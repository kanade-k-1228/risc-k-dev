==> flow/design.v <==
module por #(
    parameter N = 6
) (
    input  wire clk,
    output wire resetn
);
  reg [N-1:0] rst_cnt = 0;
  assign resetn = &rst_cnt;
  always @(posedge clk) rst_cnt <= rst_cnt + !resetn;
endmodule
module stg (
    input wire clk,
    output logic [3:0] stage,
    output logic [3:0] stg_clk,
    output logic rst_stg,
    output logic rst_clk
);
  wire resetn;
  reg [1:0] rst_cnt;
  wire rst = &rst_cnt;
  assign rst_stg = ~(resetn & rst);
  assign rst_clk = ^rst_cnt;
  por por (
      .resetn(resetn),
      .clk(clk)
  );
  logic [2:0] cnt;
  assign stage   = (resetn & rst) ? 1 << cnt[2:1] : 0;
  assign stg_clk = cnt[0] ? (1 << cnt[2:1]) : 0;
  always @(posedge clk) begin
    if (!resetn) begin
      cnt <= 0;
      rst_cnt <= 2'b00;
    end else begin
      if (~&rst_cnt) begin
        rst_cnt <= rst_cnt + 1;
      end else begin
        cnt <= cnt + 1;
      end
    end
  end
endmodule
=== From RTL to reports: stg ===
What the tools print for stg, step after step.
Line numbers count from 1 in the design file above.
Cell names lack the library's common part.
A cell with n/a has no value.

* Design top: stg
* Clock input: clk
* Cell library: sky130hd
* Library corner: tt_025C_1v80

=== After elaboration ===
Counts by Yosys on the flattened word-level netlist (proc, flatten, opt, wreduce; memories kept). Register bits leave out memories and registers merged into their read ports (data or address); mux counts leave out enables and synchronous resets folded into registers. Print and check cells are left out. Cells with the same type and inputs are merged into one.

* Reductions and logical operators: 4
* Multiplexer cells: 2
* Shift operators: 1
* $add $sub $neg: 3
* Bitwise operators: 2

{| class="wikitable"
|+ Operators by type and width
! operator !! number
|-
| 4-bit 2-to-1 mux || 2
|-
| 6-bit by 1-bit adder with 6-bit output || 1
|-
| 6-bit AND reduction || 1
|-
| 2-bit by 2-bit << shifter with 4-bit output with constant A || 1
|-
| 3-bit by 1-bit adder with 3-bit output with constant B || 1
|-
| 2-bit by 1-bit adder with 2-bit output with constant B || 1
|-
| 2-bit AND reduction || 1
|-
| 2-bit XOR reduction || 1
|-
| 1-bit AND || 1
|-
| 1-bit NOT || 1
|-
| 1-bit zero test || 1
|}

* Input bits: 1
* Elaborated cells: 15
* Output and inout bits: 10
* Flip-flop bits (word level): 11

=== Longest topological paths ===
Longest topological path by Yosys (ltp), each cell counted once; first at word level (registers and memories cut), then after technology mapping (sequential cells cut; the memories' decode and read muxes count).

* Depth in word-level cells: 3
* ABC_AREA: 0
* Depth in mapped cells: 6
* Mapped depth without buffers: 6

=== Netlist ===
The flow's flattened synthesis, as Yosys stat reports it; memories are mapped. The netlist is that of the ABC_AREA named above (0 if unset); the other value can give another one.

{| class="wikitable"
|+ Cells by type
! cell !! number !! area in all (µm²)
|-
| dfxtp_1 || 11 || 220.211
|-
| ha_1 || 4 || 50.048
|-
| xnor2_1 || 4 || 35.034
|-
| nor2_1 || 7 || 26.275
|-
| xor2_1 || 3 || 26.275
|-
| nor3b_2 || 2 || 25.024
|-
| nand4_4 || 1 || 21.27
|-
| mux2i_1 || 2 || 20.019
|-
| nand2_1 || 4 || 15.014
|-
| nand3_1 || 3 || 15.014
|-
| and4_4 || 1 || 11.261
|-
| and3b_1 || 1 || 8.758
|-
| clkbuf_1 || 2 || 7.507
|-
| nor3b_1 || 1 || 7.507
|-
| and3_1 || 1 || 6.256
|-
| buf_2 || 1 || 5.005
|-
| nor3_1 || 1 || 5.005
|}

* Standard cells after synthesis: 49
* Mapped flip-flops: 11
* Sequential part of the area: 220.2 µm²
* Synthesis area: 505.5 µm²
* Buffers: 3

By module: a second synthesis without flattening, with its own total; a netlist apart from the flattened one above.

* Cells (unflattened synthesis): 51
* Area total of the unflattened synthesis: 523.0 µm²

Each row is one instance without its submodules.

{| class="wikitable"
|+ Modules
! module !! instances !! seq. area (µm²) !! cells !! area (µm²)
|-
| stg || 1 || 100.1 || 31 || 302.8
|-
| por || 1 || 120.1 || 20 || 220.2
|}

=== Path before layout ===
Source: OpenSTA report_checks on the synthesized netlist (no wires, ideal clock, input and output delay 20% of the period each), path of least setup slack; recovery checks are left aside. Register names are those of the netlist, which keeps one name where synthesis merged equal registers.

* Kind: register to register
* Start point: reg por.rst_cnt[2]
* End point: reg por.rst_cnt[4]
* Clock period: 1420 ps
* Buffers on the path: 0
* Launch time at the first pin: 0 ps
* Setup slack: -65 ps
* Data arrival time: 1413 ps
* Delay of the path: 1485 ps
* Data required time: 1348 ps
* Stages on the path: 7
* Setup time: 72 ps
* Period reached after synthesis: 1485 ps

"delay of the path" is the arrival time less input delay plus setup time.
"stages on the path" counts driving pins, that of a launching flip-flop among them; a cell with two outputs on the path counts twice.
"period reached after synthesis" = period - worst setup slack (recovery checks aside). The figure is calculated, with input and output delays left at 20% of the set period.
Between the ends stands the longest chain of elaborated cells between them, by number of cells; it is not shown to be the way that was timed. Of several equally long chains one is given.
A line is the first line of the expression or statement that the cell stems from. Yosys adds cells for indexed reads and writes and turns some case tables into memories.

* Cells stage by stage: dfxtp_1 and4_4 nand3_1 ha_1 ha_1 nand3_1 xnor2_1
* Length of the longest elaborated chain: 3
* Elaborated cells between the ends (all ways): 3
* Source lines of those cells: 2
* Classes of those cells: add/sub (1); reduce/logical (2)

{| class="wikitable"
|+ RTL lines, path post-synthesis
! item !! line !! source
|-
| start, declared || 7 || <nowiki>reg [N-1:0] rst_cnt = 0;</nowiki>
|-
| start, assigned || 9 || <nowiki>always @(posedge clk) rst_cnt <= rst_cnt + !resetn;</nowiki>
|-
| 6-bit AND reduction || 8 || <nowiki>assign resetn = &rst_cnt;</nowiki>
|-
| 1-bit zero test || 9 ||
|-
| 6-bit by 1-bit adder with 6-bit output || 9 ||
|-
| end, assigned || 9 ||
|-
| end, declared || 7 ||
|}

=== Timing after layout ===
From the final timing report of record 1: the path of least setup slack in the routed layout; clock arrival at registers is part of the times.
The report prints the path's times to 10 ps; the period is as set.

* Kind: register to output
* Start point: reg por.rst_cnt[4]
* End point: out stage[1]
* Buffers on the path: 1
* Launch time at the first pin: 260 ps
* Data arrival time: 1250 ps
* Output delay: 380 ps
* Setup slack: 260 ps
* Data required time: 1500 ps
* Stages on the path: 5
* Clock period: 1880 ps

Between the ends stands the longest chain of elaborated cells between them, by number of cells; it is not shown to be the way that was timed. Of several equally long chains one is given.

* Cells stage by stage: dfxtp_2 and4_4 nand4_4 nor3b_2 buf_2
* Length of the longest elaborated chain: 3
* Elaborated cells between the ends (all ways): 3
* Classes of those cells: mux (1); logic (1); reduce/logical (1)

{| class="wikitable"
|+ RTL lines, path post-layout
! item !! line !! source
|-
| start, declared || 7 || <nowiki>reg [N-1:0] rst_cnt = 0;</nowiki>
|-
| start, assigned || 9 || <nowiki>always @(posedge clk) rst_cnt <= rst_cnt + !resetn;</nowiki>
|-
| 6-bit AND reduction || 8 || <nowiki>assign resetn = &rst_cnt;</nowiki>
|-
| 1-bit AND || 28 || <nowiki>assign stage   = (resetn & rst) ? 1 << cnt[2:1] : 0;</nowiki>
|-
| 4-bit 2-to-1 mux || 28 ||
|-
| end, declared || 13 || <nowiki>output logic [3:0] stage,</nowiki>
|}

FLOW RESULTS
============

Flow measurements of stg on sky130hd: 2 stored runs with different settings, listed in no order. Input and output delays are each 20% of the period that was set; the output load is 0.01 pF.
"reached clock period" is the run's clock period less its worst setup slack. It is reckoned from that one timing run; input and output delays stay at 20% of the period that was set.
"time of the worst setup path" = time allowed to the worst setup path (clock period - input delay - output delay, where it has them) - its slack; a late launch clock adds to it, a late capture clock takes from it.
By "power" is meant OpenSTA's value without simulated activity: inputs other than the clock are taken to toggle once in ten clock periods, and the tool carries that through the logic.
"time of the worst setup path" is known to 10 ps.

=== Record 1 ===
{| class="wikitable"
! Setting !! Value
|-
| period_ns || 1.88
|-
| SETUP_SLACK_MARGIN || 0.36
|-
| CAP_MARGIN || 20
|-
| CORE_MARGIN || 2
|-
| CORE_UTILIZATION || 40
|-
| SLEW_MARGIN || 20
|-
! Result !! Value
|-
| Post-synthesis cell area || 505.5 µm²
|-
| Area of the die || 1564.2 µm²
|-
| Standard-cell area after layout || 711.9 µm²
|-
| Utilization in the final report || 62.4 %
|-
| Worst setup slack after layout || 256 ps
|-
| Setup total negative slack || 0 ps
|-
| Post-route worst hold slack || 527 ps
|-
| Power || 383.7 µW
|-
| Reached clock period || 1624 ps
|-
| Time of the worst setup path || 1250 ps
|-
| Worst setup path type || register to output
|}

=== Record 2 ===
{| class="wikitable"
! Setting !! Value
|-
| period_ns || 1.84
|-
| CORE_UTILIZATION || 30
|-
| SETUP_SLACK_MARGIN || -0.14
|-
| PLACE_DENSITY_LB_ADDON || 0.19
|-
| CORE_ASPECT_RATIO || 0.57
|-
| CORE_MARGIN || 3
|-
| CELL_PAD_IN_SITES_GLOBAL_PLACEMENT || 2
|-
| TNS_END_PERCENT || 15
|-
| GPL_TIMING_DRIVEN || 0
|-
| MIN_ROUTING_LAYER || met1
|-
| CAP_MARGIN || 20
|-
| SLEW_MARGIN || 20
|}
Incomplete, floorplanning halted on PDN-0185.
